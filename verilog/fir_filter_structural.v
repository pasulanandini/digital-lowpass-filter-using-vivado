==> flow/design.v <==
`timescale 1ns / 1ps
module adder (
    input signed [31:0] a,
    input signed [31:0] b,
    output signed [31:0] sum
);
    assign sum = a + b;
endmodule
`timescale 1ns / 1ps
module fir_filter_structural (
    input clk,
    input rst,
    input signed [15:0] x_in,
    output signed [31:0] y_out
);
    wire signed [15:0] x0, x1, x2;
    wire signed [31:0] mul0, mul1, mul2;
    wire signed [31:0] sum0, sum1;
    wire signed [15:0] coeffs[0:2];
    assign coeffs[0] = 16'h1ACF;  
    assign coeffs[1] = 16'h4A83;  
    assign coeffs[2] = 16'h1ACF;  
    shift_register shift_inst (
        .clk(clk),
        .rst(rst),
        .data_in(x_in),
        .data_out0(x0),
        .data_out1(x1),
        .data_out2(x2)
    );
    multiplier mul0_inst (.a(x0), .b(coeffs[0]), .product(mul0));
    multiplier mul1_inst (.a(x1), .b(coeffs[1]), .product(mul1));
    multiplier mul2_inst (.a(x2), .b(coeffs[2]), .product(mul2));
    adder add0_inst (.a(mul0), .b(mul1), .sum(sum0));
    adder add1_inst (.a(sum0), .b(mul2), .sum(sum1));
    assign y_out = sum1;
endmodule  
`timescale 1ns / 1ps
module multiplier (
    input signed [15:0] a,
    input signed [15:0] b,
    output signed [31:0] product
);
    assign product = a * b;
endmodule
`timescale 1ns / 1ps
module shift_register (
    input clk,
    input rst,
    input signed [15:0] data_in,
    output reg signed [15:0] data_out0,
    output reg signed [15:0] data_out1,
    output reg signed [15:0] data_out2
);
    reg signed [15:0] shift_reg[0:2];
    integer i;
    always @(posedge clk or posedge rst) begin
        if (rst) begin
            for (i = 0; i < 3; i = i + 1)
                shift_reg[i] <= 0;
        end else begin
            shift_reg[2] <= shift_reg[1];
            shift_reg[1] <= shift_reg[0];
            shift_reg[0] <= data_in;
        end
    end
    always @(*) begin
        data_out0 = shift_reg[0];
        data_out1 = shift_reg[1];
        data_out2 = shift_reg[2];
    end
endmodule
; Reports on fir_filter_structural
; Tool output for the design above, in the order of the flow.
; Line numbers count from 1 in the design file above.
; Operators: Yosys type, input widths -> output width; for muxes data width and select width s.
; The mark - stands for no value.
[design]
top_module = fir_filter_structural
clock = clk
cell_library = sky130hd
corner = tt_025C_1v80

; Elaborated design
; Source: Yosys, flattened and elaborated. Widths are those after wreduce; folded enables and synchronous resets count as part of the registers. Registers that Yosys merges into a memory's read port (data or address) are not register bits. Print and check cells do not count. Equal cells are merged and count once.
[bits]
ff_bits = 48
in_bits = 18
output_inout_bits = 32
wordCells = 8
[classes]
addsub = 2
multipliers = 3
[ops]
columns = operator, n
row1 = $mul 16x14->30 const B, 2
row2 = $mul 16x16->32 const B, 1
row3 = $add 30x32->32, 1
row4 = $add 32x30->32, 1

; Longest topological paths
; Longest topological path by Yosys (ltp), each cell counted once; first at word level (registers and memories cut), then after technology mapping (sequential cells cut; the memories' decode and read muxes count).
[logic_depth]
ltp_word = 3
ABC_AREA = 1
mapped_depth = 31
depth_no_buf = 31

; Synthesis result
; The flow's flattened synthesis, as Yosys stat reports it; memories are mapped. The netlist is that of the ABC_AREA named above (0 if unset); the other value can give another one.
[synth_totals]
mapped_cells = 1791
yosys_area_um2 = 17262.8
seq_area_um2 = 1201.2
ff_cells = 48
buf_cells = 4
[by_type]
columns = type, n, area_total_um2
row1 = sky130_fd_sc_hd__fa_1, 392, 7.85E+03
row2 = sky130_fd_sc_hd__ha_1, 306, 3.83E+03
row3 = sky130_fd_sc_hd__inv_1, 646, 2.42E+03
row4 = sky130_fd_sc_hd__dfrtp_1, 48, 1.2E+03
row5 = sky130_fd_sc_hd__nand2_1, 197, 739.459
row6 = sky130_fd_sc_hd__xor2_1, 19, 166.41
row7 = sky130_fd_sc_hd__nand3_1, 28, 140.134
row8 = sky130_fd_sc_hd__nor2_1, 31, 116.362
row9 = sky130_fd_sc_hd__a21oi_1, 23, 115.11
row10 = sky130_fd_sc_hd__xnor2_1, 11, 96.342
row11 = sky130_fd_sc_hd__nand4_1, 11, 68.816
row12 = sky130_fd_sc_hd__o21ai_0, 12, 60.058
row13 = sky130_fd_sc_hd__nand2_2, 9, 56.304
row14 = sky130_fd_sc_hd__o21bai_1, 7, 52.55
row15 = sky130_fd_sc_hd__nor2_2, 8, 50.048
row16 = sky130_fd_sc_hd__nor2_4, 3, 33.782
row17 = sky130_fd_sc_hd__or2_2, 5, 31.28
row18 = sky130_fd_sc_hd__nand3_2, 3, 30.029
; Other cell types: 15; their cells: 32.

; Path before layout
; Path of least setup slack by OpenSTA after synthesis, without wires, with an ideal clock, recovery checks aside; 20% of the period is set as input and as output delay. Where synthesis merged equal registers, the netlist keeps one of their names.
[synth_path]
path_kind = register -> output
from = register shift_inst.shift_reg[0][15]
to = output y_out[23]
clock_period_ps = 14600
out_delay_ps = 2920
launch_ps = 0
arrival_ps = 6803
t_required_ps = 11680
setup_slack_ps = 4877
delay_ps = 6803
driving_pins = 24
n_path_buf = 0
synth_period_reached_ps = 9723
; "delay_ps" = arrival - input delay + setup time.
; At an output port there is no setup time.
; "driving_pins" counts driving pins, that of a launching flip-flop among them; a cell with two outputs on the path counts twice.
; "synth_period_reached_ps" is the clock period less the worst setup slack; recovery checks do not enter. This is arithmetic on one report: input and output delays are still those of the set period (20% each).
; The rows between start and end are the longest chain of elaborated cells between them; the timing report does not say that the signal goes this way. Where chains are equally long, one stands for them.
; A line is the first line of the expression or statement that the cell stems from. Yosys adds cells for indexed reads and writes and turns some case tables into memories.
[synth_via]
cell_sequence = sky130_fd_sc_hd__dfrtp_1 > sky130_fd_sc_hd__ha_1 > sky130_fd_sc_hd__fa_1 > sky130_fd_sc_hd__inv_1 > sky130_fd_sc_hd__fa_1 > sky130_fd_sc_hd__fa_1 > sky130_fd_sc_hd__inv_1 > sky130_fd_sc_hd__fa_1 > sky130_fd_sc_hd__inv_1 > sky130_fd_sc_hd__fa_1 > sky130_fd_sc_hd__fa_1 > sky130_fd_sc_hd__fa_1 > sky130_fd_sc_hd__inv_1 > sky130_fd_sc_hd__fa_1 > sky130_fd_sc_hd__inv_1 > sky130_fd_sc_hd__ha_1 > sky130_fd_sc_hd__nand2_2 > sky130_fd_sc_hd__inv_1 > sky130_fd_sc_hd__nand2_1 > sky130_fd_sc_hd__nand2_1 > sky130_fd_sc_hd__nand2_1 > sky130_fd_sc_hd__nand2_1 > sky130_fd_sc_hd__nand3b_1 > sky130_fd_sc_hd__xor2_1
elab_chain_len = 3
cells_between = 3
lines_between = 2
classes_between = add/sub: 2; mul: 1
[synth_rtl]
columns = element, line_no
row1 = "start, declared", 55  ; reg signed [15:0] shift_reg[0:2];
row2 = "start, assigned", 60  ; shift_reg[i] <= 0;
row3 = "start, assigned", 64  ; shift_reg[0] <= data_in;
row4 = $mul 16x14->30, 44
row5 = $add 30x32->32, 7  ; assign sum = a + b;
row6 = $add 32x30->32, 7
row7 = "end, declared", 14  ; output signed [31:0] y_out

; Path in the finished layout
; From the final timing report of flow run A: the path of least setup slack in the routed layout; clock arrival at registers is part of the times.
; The report prints the path's times to 10 ps; the period is as set.
[layout_path]
path_kind = register -> output
from = register shift_inst.shift_reg[2][15]
to = output y_out[21]
clock_period_ps = 13300
out_delay_ps = 2660
launch_ps = 330
arrival_ps = 8730
t_required_ps = 10640
setup_slack_ps = 1910
driving_pins = 25
n_path_buf = 2
; The rows between start and end are the longest chain of elaborated cells between them; the timing report does not say that the signal goes this way. Where chains are equally long, one stands for them.
[layout_via]
cell_sequence = sky130_fd_sc_hd__dfrtp_1 > sky130_fd_sc_hd__buf_2 > sky130_fd_sc_hd__inv_1 > sky130_fd_sc_hd__fa_1 > sky130_fd_sc_hd__inv_1 > sky130_fd_sc_hd__fa_1 > sky130_fd_sc_hd__inv_1 > sky130_fd_sc_hd__fa_1 > sky130_fd_sc_hd__fa_1 > sky130_fd_sc_hd__inv_1 > sky130_fd_sc_hd__fa_1 > sky130_fd_sc_hd__fa_1 > sky130_fd_sc_hd__fa_1 > sky130_fd_sc_hd__inv_1 > sky130_fd_sc_hd__fa_1 > sky130_fd_sc_hd__inv_1 > sky130_fd_sc_hd__ha_1 > sky130_fd_sc_hd__a21oi_1 > sky130_fd_sc_hd__o21bai_1 > sky130_fd_sc_hd__inv_1 > sky130_fd_sc_hd__nand2_1 > sky130_fd_sc_hd__inv_1 > sky130_fd_sc_hd__nand3_1 > sky130_fd_sc_hd__xor2_1 > sky130_fd_sc_hd__clkdlybuf4s50_1
elab_chain_len = 2
cells_between = 2
lines_between = 2
classes_between = add/sub: 1; mul: 1
[layout_rtl]
columns = element, line_no
row1 = "start, declared", 55  ; reg signed [15:0] shift_reg[0:2];
row2 = "start, assigned", 60  ; shift_reg[i] <= 0;
row3 = "start, assigned", 62  ; shift_reg[2] <= shift_reg[1];
row4 = $mul 16x14->30, 44
row5 = $add 32x30->32, 7  ; assign sum = a + b;
row6 = "end, declared", 14  ; output signed [31:0] y_out

Module fir_filter_structural, platform sky130hd: 2 stored runs of the flow (Yosys, OpenROAD) with differing settings, in no particular order. Input and output delays are each 20% of the period that was set; the output load is 0.01 pF.
By "achieved_clock_period_ps" is meant the clock period of the run minus its worst setup slack. This is arithmetic on one report: input and output delays are still those of the set period (20% each).
"worst_path_ps": the worst setup path's part of the clock period (all of it between registers, 20% less for each end at a port) less its slack. A launch clock that arrives late makes it longer, a capture clock that arrives late makes it shorter.
"worst_path_ps" is given in steps of 10 ps.

# flow run A
==> flow/run.sh <==
#!/bin/bash
# the make line also repeats the synthesis and layout settings of config.mk as NAME=value (left out here)
make -C /OpenROAD-flow-scripts/flow DESIGN_CONFIG=/design/flow/config.mk WORK_HOME=/design/flow/orfs CLKGATE_MAP_FILE= finish
==> flow/config.mk <==
export PLATFORM = sky130hd
export DESIGN_NAME = fir_filter_structural
export DESIGN_NICKNAME = fir_filter_structural
export VERILOG_FILES = /design/flow/design.v
export SDC_FILE = /design/flow/constraint.sdc
export NUM_CORES = 4
export LEC_CHECK = 0
export ABC_AREA = 1
export CAP_MARGIN = 20
export CELL_PAD_IN_SITES_GLOBAL_PLACEMENT = 2
export CORE_ASPECT_RATIO = 1.13
export CORE_MARGIN = 2
export CORE_UTILIZATION = 26
export CTS_CLUSTER_SIZE = 60
export GPL_TIMING_DRIVEN = 0
export SLEW_MARGIN = 20
export TNS_END_PERCENT = 70
==> flow/constraint.sdc <==
create_clock -name core_clock -period 13.3 [get_ports {clk}]
set_input_delay 2.6600 -clock core_clock [delete_from_list [all_inputs] [get_ports {clk}]]
set_output_delay 2.6600 -clock core_clock [all_outputs]
set_load 0.01 [all_outputs]

==> flow run A: results <==
final_cell_area_um2=19072.0
total_die_area_um2=68477.0
synth_chip_area_um2=17262.8
fin_tns_ps=0
post_route_util_pct=29.0
worstSetupSlack_ps=1908
achieved_clock_period_ps=11392
worst_path_ps=8730
critical_path_type="register -> output"
ws_hold_ps=533

# flow run B
==> flow/run.sh <==
#!/bin/bash
# the make line also repeats the synthesis and layout settings of config.mk as NAME=value (left out here)
make -C /OpenROAD-flow-scripts/flow DESIGN_CONFIG=/design/flow/config.mk WORK_HOME=/design/flow/orfs CLKGATE_MAP_FILE= finish
==> flow/config.mk <==
export PLATFORM = sky130hd
export DESIGN_NAME = fir_filter_structural
export DESIGN_NICKNAME = fir_filter_structural
export VERILOG_FILES = /design/flow/design.v
export SDC_FILE = /design/flow/constraint.sdc
export NUM_CORES = 4
export LEC_CHECK = 0
export CAP_MARGIN = 40
export CORE_ASPECT_RATIO = 0.8
export CORE_MARGIN = 5
export CORE_UTILIZATION = 47
export CTS_CLUSTER_SIZE = 98
export PLACE_DENSITY_LB_ADDON = 0.06
export SETUP_SLACK_MARGIN = 1.81
export SLEW_MARGIN = 20
==> flow/constraint.sdc <==
create_clock -name core_clock -period 12.6 [get_ports {clk}]
set_input_delay 2.5200 -clock core_clock [delete_from_list [all_inputs] [get_ports {clk}]]
set_output_delay 2.5200 -clock core_clock [all_outputs]
set_load 0.01 [all_outputs]

==> flow run B: results <==
final_cell_area_um2=18092.4
total_die_area_um2=38970.4
synth_chip_area_um2=16497.1
fin_tns_ps=0
post_route_util_pct=52.1
worstSetupSlack_ps=1938
achieved_clock_period_ps=10662
worst_path_ps=8140
critical_path_type="register -> output"
ws_hold_ps=485
